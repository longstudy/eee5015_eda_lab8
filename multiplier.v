==> flow/design.v <==
module booth_mult#(parameter width=8)(
           input clk,
           input rst_n,
           input en,
           input [width-1:0]A,     
           input [width-1:0]B,     
           output reg done,        
           output reg [2*width-1:0]M    
       );
reg [1:0]					state;       
reg [2*width-1:0]			mult_A;      
reg [width:0]				mult_B;      
reg [2*width-1:0]			inv_A;       
reg [2*width-1:0]			result_tmp;  
wire [1:0]					booth_code;  
assign booth_code = mult_B[1:0];        
reg [7:0]                  count;       
always @ ( posedge clk or negedge rst_n )
    if( !rst_n )
    begin  
        state <= 0;
        mult_A <= 0;
        inv_A <= 0;
        result_tmp <= 0;
        done <= 0;
        M <= 0;
        count <= 0;
    end
    else if( en )
    begin
        case( state )
            0:
            begin
                mult_A <= { { width{ A[width-1]} }, A};  
                inv_A <= ~{ { width{ A[width-1]} }, A} + 1'b1 ;  
                result_tmp <= 0;
                mult_B <= { B, 1'b0};  
                state <= state + 1'b1;
            end
            1:
            begin
                if( count < width )
                begin  
                    case(booth_code)
                        2'b01 :
                            result_tmp <= result_tmp + mult_A;   
                        2'b10 :
                            result_tmp <= result_tmp + inv_A;    
                        default:
                            result_tmp <= result_tmp;        
                    endcase
                    mult_A <= {mult_A[2*width-2:0],1'b0};   
                    inv_A <=  {inv_A[2*width-2:0],1'b0};    
                    mult_B <= {mult_B[width],mult_B[width:1]};  
                    count <= count + 1'b1;
                end
                else
                begin
                    state <= state + 1'b1;
                    count <= 0;
                end
            end
            2:
            begin
                done <= 1'b1;        
                M <= result_tmp;     
                state <= state + 1'b1;
            end
            3:
            begin
                done <= 1'b0;
                state <= 0;
            end
            default:
            begin
                state <= 0;
            end
        endcase
    end
endmodule
* From RTL to reports: booth_mult
The steps from the RTL of booth_mult to its reports follow in flow order.
Line numbers count from 1 in the design file above.
Operators: Yosys type, input widths -> output width; for muxes data width and select width s.
Cell names lack the library's common part.
The mark -- stands for no value.
- Top :: booth_mult
- Clock port :: clk
- Standard-cell library :: sky130hd
- Timing corner :: tt_025C_1v80

* Elaborated design
Source: Yosys, flattened and elaborated, memories not mapped. Widths are those after wreduce. Registers that Yosys merges into a memory's read port (data or address) are not register bits. Print and check cells do not count. Equal cells are merged and count once.
- Bits in registers :: 84
- Input port bits :: 19
- Output and inout bits :: 17
- Cells after elaboration :: 51
- Add/sub/neg operators :: 5
- Order comparisons :: 1
- Equal/unequal tests :: 8
- Multiplexer cells :: 13
- Bitwise logic cells :: 2
- Reduce/logical cells :: 13
** Operators by type and width (count)
- $pmux 16 s2 :: 4
- $mux 16 :: 3
- $add 16x16->16 :: 2
- $pmux 9 s2 :: 1
- $add 16x1->16 const B :: 1
- $not 16->16 :: 1
- $mux 8 :: 2
- $reduce_and 4->1 :: 3
- $add 8x1->8 const B :: 1
- $lt 8x4->1 const B :: 1
- $eq 2x2->1 const B :: 3
- $reduce_and 2->1 :: 3
- $reduce_and 3->1 :: 2
- $pmux 2 s3 :: 1
- $eq 2x1->1 const B :: 2
- $ne 2x2->1 const B :: 2
- $reduce_bool 2->1 :: 2
- $ne 3x3->1 const B :: 1
- $reduce_bool 3->1 :: 1
- $add 2x1->2 const B :: 1
- $logic_not 2->1 :: 1
- $reduce_or 2->1 :: 1
- $pmux 1 s2 :: 1
- $mux 2 :: 1
- $not 1->1 :: 1

* Depth
Yosys ltp: most cells in a row. Word level: on the elaborated netlist, between registers, memories and ports. Mapped: between sequential cells and ports; inverters and the memories' decode and read muxes count.
- Word-level depth :: 4
- ABC_AREA :: 0
- Depth in mapped cells :: 11
- Depth with buffers taken out :: 9

* Mapped cells and area
Source: synth_stat.txt of the flow (Yosys; design flattened, memories mapped). It holds for the ABC_AREA given above (unset counts as 0); a run with the other value may have another netlist.
** Cell types
- dfrtp_1 :: count 74, total area 1.85E+03 um^2
- mux2_2 :: count 39, total area 439.171 um^2
- ha_1 :: count 26, total area 325.312 um^2
- edfxtp_1 :: count 9, total area 270.259 um^2
- nand2_1 :: count 63, total area 236.477 um^2
- o21ai_0 :: count 46, total area 230.221 um^2
- a21oi_1 :: count 35, total area 175.168 um^2
- mux2i_1 :: count 10, total area 100.096 um^2
- xor2_1 :: count 10, total area 87.584 um^2
- clkbuf_1 :: count 17, total area 63.811 um^2
- a21o_1 :: count 8, total area 60.058 um^2
- nor2_1 :: count 14, total area 52.55 um^2
- o31ai_1 :: count 7, total area 52.55 um^2
- nand4_1 :: count 7, total area 43.792 um^2
- xnor2_1 :: count 5, total area 43.792 um^2
- inv_1 :: count 11, total area 41.29 um^2
- a211oi_1 :: count 4, total area 30.029 um^2
- nand3_1 :: count 6, total area 30.029 um^2
Not listed: further types 36, cells in them 62.
- Cell count :: 453
- Mapped area :: 4595.7 um^2
- Sequential area :: 2122.0 um^2
- Flip-flop cells :: 83
- Buffer cells :: 22

* Timing after synthesis
Path of least setup slack by OpenSTA after synthesis, without wires, with an ideal clock, recovery checks aside; 20% of the period is set as input and as output delay. Where synthesis merged equal registers, the netlist keeps one of their names.
- Kind :: flip-flop to flip-flop
- Start :: register mult_B[0]
- End :: register result_tmp[10]
- Clock period :: 3040 ps
- Library setup time :: 126 ps
- Time at the first pin :: 0 ps
- Arrival time :: 2946 ps
- Data required time :: 2914 ps
- Setup slack :: -32 ps
- Delay of the path :: 3072 ps
- Driving pins on the path :: 11
- Buffers on the path :: 2
- Synthesis period reached :: 3072 ps
"delay of the path" = arrival - input delay + setup time.
"driving pins on the path" counts driving pins, that of a launching flip-flop among them; a cell with two outputs on the path counts twice.
"synthesis period reached" is the clock period less the worst setup slack; recovery checks do not enter. This is arithmetic on one report: input and output delays are still those of the set period (20% each).
Between the ends stands the longest chain of elaborated cells between them, by number of cells; it is not shown to be the way that was timed. Of several equally long chains one is given.
Each line given opens the expression or statement behind the cell; cells for indexed reads and writes are added by Yosys, which also makes memories of some case tables.
At most two assigning lines are given for a register; there are more.
- Cell sequence :: edfxtp_1 -> nor2b_1 -> clkbuf_1 -> buf_1 -> mux2_2 -> ha_1 -> a21o_1 -> and3_1 -> or2_2 -> a31o_2 -> a221o_1
- Length of the longest elaborated chain :: 4
- Elaborated cells between the ends (all ways) :: 7
- Source lines of those cells :: 3
- Classes of those cells :: eq/ne: 3; mux: 3; reduce/logical: 1
** Ends and longest elaborated chain, post-synthesis
- from (decl) :: RTL line 12 : reg [width:0] mult_B;
- from (assign) :: RTL line 37 : mult_B <= { B, 1'b0};
- from (assign) :: RTL line 54 : mult_B <= {mult_B[width],mult_B[width:1]};
- $eq 2x2->1 :: RTL line 44 : case(booth_code)
- $pmux 16 s2 :: RTL line 44
- $mux 16 :: RTL line 42 : if( count < width )
- $pmux 16 s2 :: RTL line 31 : case( state )
- to (assign) :: RTL line 46 : result_tmp <= result_tmp + mult_A;
- to (assign) :: RTL line 48 : result_tmp <= result_tmp + inv_A;
- to (decl) :: RTL line 14 : reg [2*width-1:0] result_tmp;

* Path in the finished layout
Path of least setup slack in the final report of job 1 (OpenROAD, finished layout, wires in). Where an end is a register, its clock arrival counts in the times.
The report prints the path's times to 10 ps; the period is as set.
- Kind :: flip-flop to flip-flop
- Start :: register mult_B[0]
- End :: register result_tmp[8]
- Clock period :: 3150 ps
- Library setup time :: 90 ps
- Time at the first pin :: 350 ps
- Arrival time :: 3130 ps
- Data required time :: 3400 ps
- Setup slack :: 270 ps
- Driving pins on the path :: 10
- Buffers on the path :: 1
Between the ends stands the longest chain of elaborated cells between them, by number of cells; it is not shown to be the way that was timed. Of several equally long chains one is given.
At most two assigning lines are given for a register; there are more.
- Cell sequence :: edfxtp_1 -> nor2b_1 -> buf_12 -> mux2_2 -> ha_1 -> a21o_1 -> and3_1 -> nor3b_1 -> xor2_1 -> o31ai_1
- Length of the longest elaborated chain :: 4
- Elaborated cells between the ends (all ways) :: 7
- Source lines of those cells :: 3
- Classes of those cells :: eq/ne: 3; mux: 3; reduce/logical: 1
** Ends and longest elaborated chain, post-layout
- from (decl) :: RTL line 12 : reg [width:0] mult_B;
- from (assign) :: RTL line 37 : mult_B <= { B, 1'b0};
- from (assign) :: RTL line 54 : mult_B <= {mult_B[width],mult_B[width:1]};
- $eq 2x2->1 :: RTL line 44 : case(booth_code)
- $pmux 16 s2 :: RTL line 44
- $mux 16 :: RTL line 42 : if( count < width )
- $pmux 16 s2 :: RTL line 31 : case( state )
- to (assign) :: RTL line 46 : result_tmp <= result_tmp + mult_A;
- to (assign) :: RTL line 48 : result_tmp <= result_tmp + inv_A;
- to (decl) :: RTL line 14 : reg [2*width-1:0] result_tmp;

Memo
Re: implementation data of booth_mult

booth_mult through Yosys and OpenROAD on sky130hd: 2 stored runs, unordered, with their settings and measured results. The constraints put input and output delay at 20% of the set period each and load the outputs with 0.01 pF.
"reached clock period" means the clock period less the worst setup slack. The figure is calculated, with input and output delays left at 20% of the set period.
"critical setup path time" is the time allowed to the run's worst setup path (the clock period less input and output delay, where it has them) less its slack. Clock arrival times count: a late capture clock shortens it, a late launch clock lengthens it.
"power": no workload was simulated; the value follows from the tool's default switching activity.
"critical setup path time" is given in steps of 10 ps.

** Job 1
- Settings :: period_ns=3.15; SETUP_SLACK_MARGIN=0.13; CAP_MARGIN=20; CORE_MARGIN=2; CORE_UTILIZATION=40; SLEW_MARGIN=20
- Total die area :: 12362.1 um^2
- Power :: 0.005087 W
- Reached clock period :: 2878 ps
- Utilization after routing :: 0.484
- Worst setup slack after layout :: 272 ps
- Critical setup path time :: 2880 ps
- Type of the worst setup path :: flip-flop to flip-flop
- Netlist area reported by Yosys :: 4595.7 um^2

** Job 2
- Settings :: period_ns=3.28; CORE_UTILIZATION=68; SETUP_SLACK_MARGIN=0.77; PLACE_DENSITY_LB_ADDON=0.07; CELL_PAD_IN_SITES_GLOBAL_PLACEMENT=3; CELL_PAD_IN_SITES_DETAIL_PLACEMENT=0; TNS_END_PERCENT=95; GPL_TIMING_DRIVEN=0; CTS_CLUSTER_SIZE=27; CAP_MARGIN=20; MIN_ROUTING_LAYER=met1; MAX_ROUTING_LAYER=met4; CORE_MARGIN=2; SLEW_MARGIN=20
- Outcome :: no results, placement failed with FLW-0024
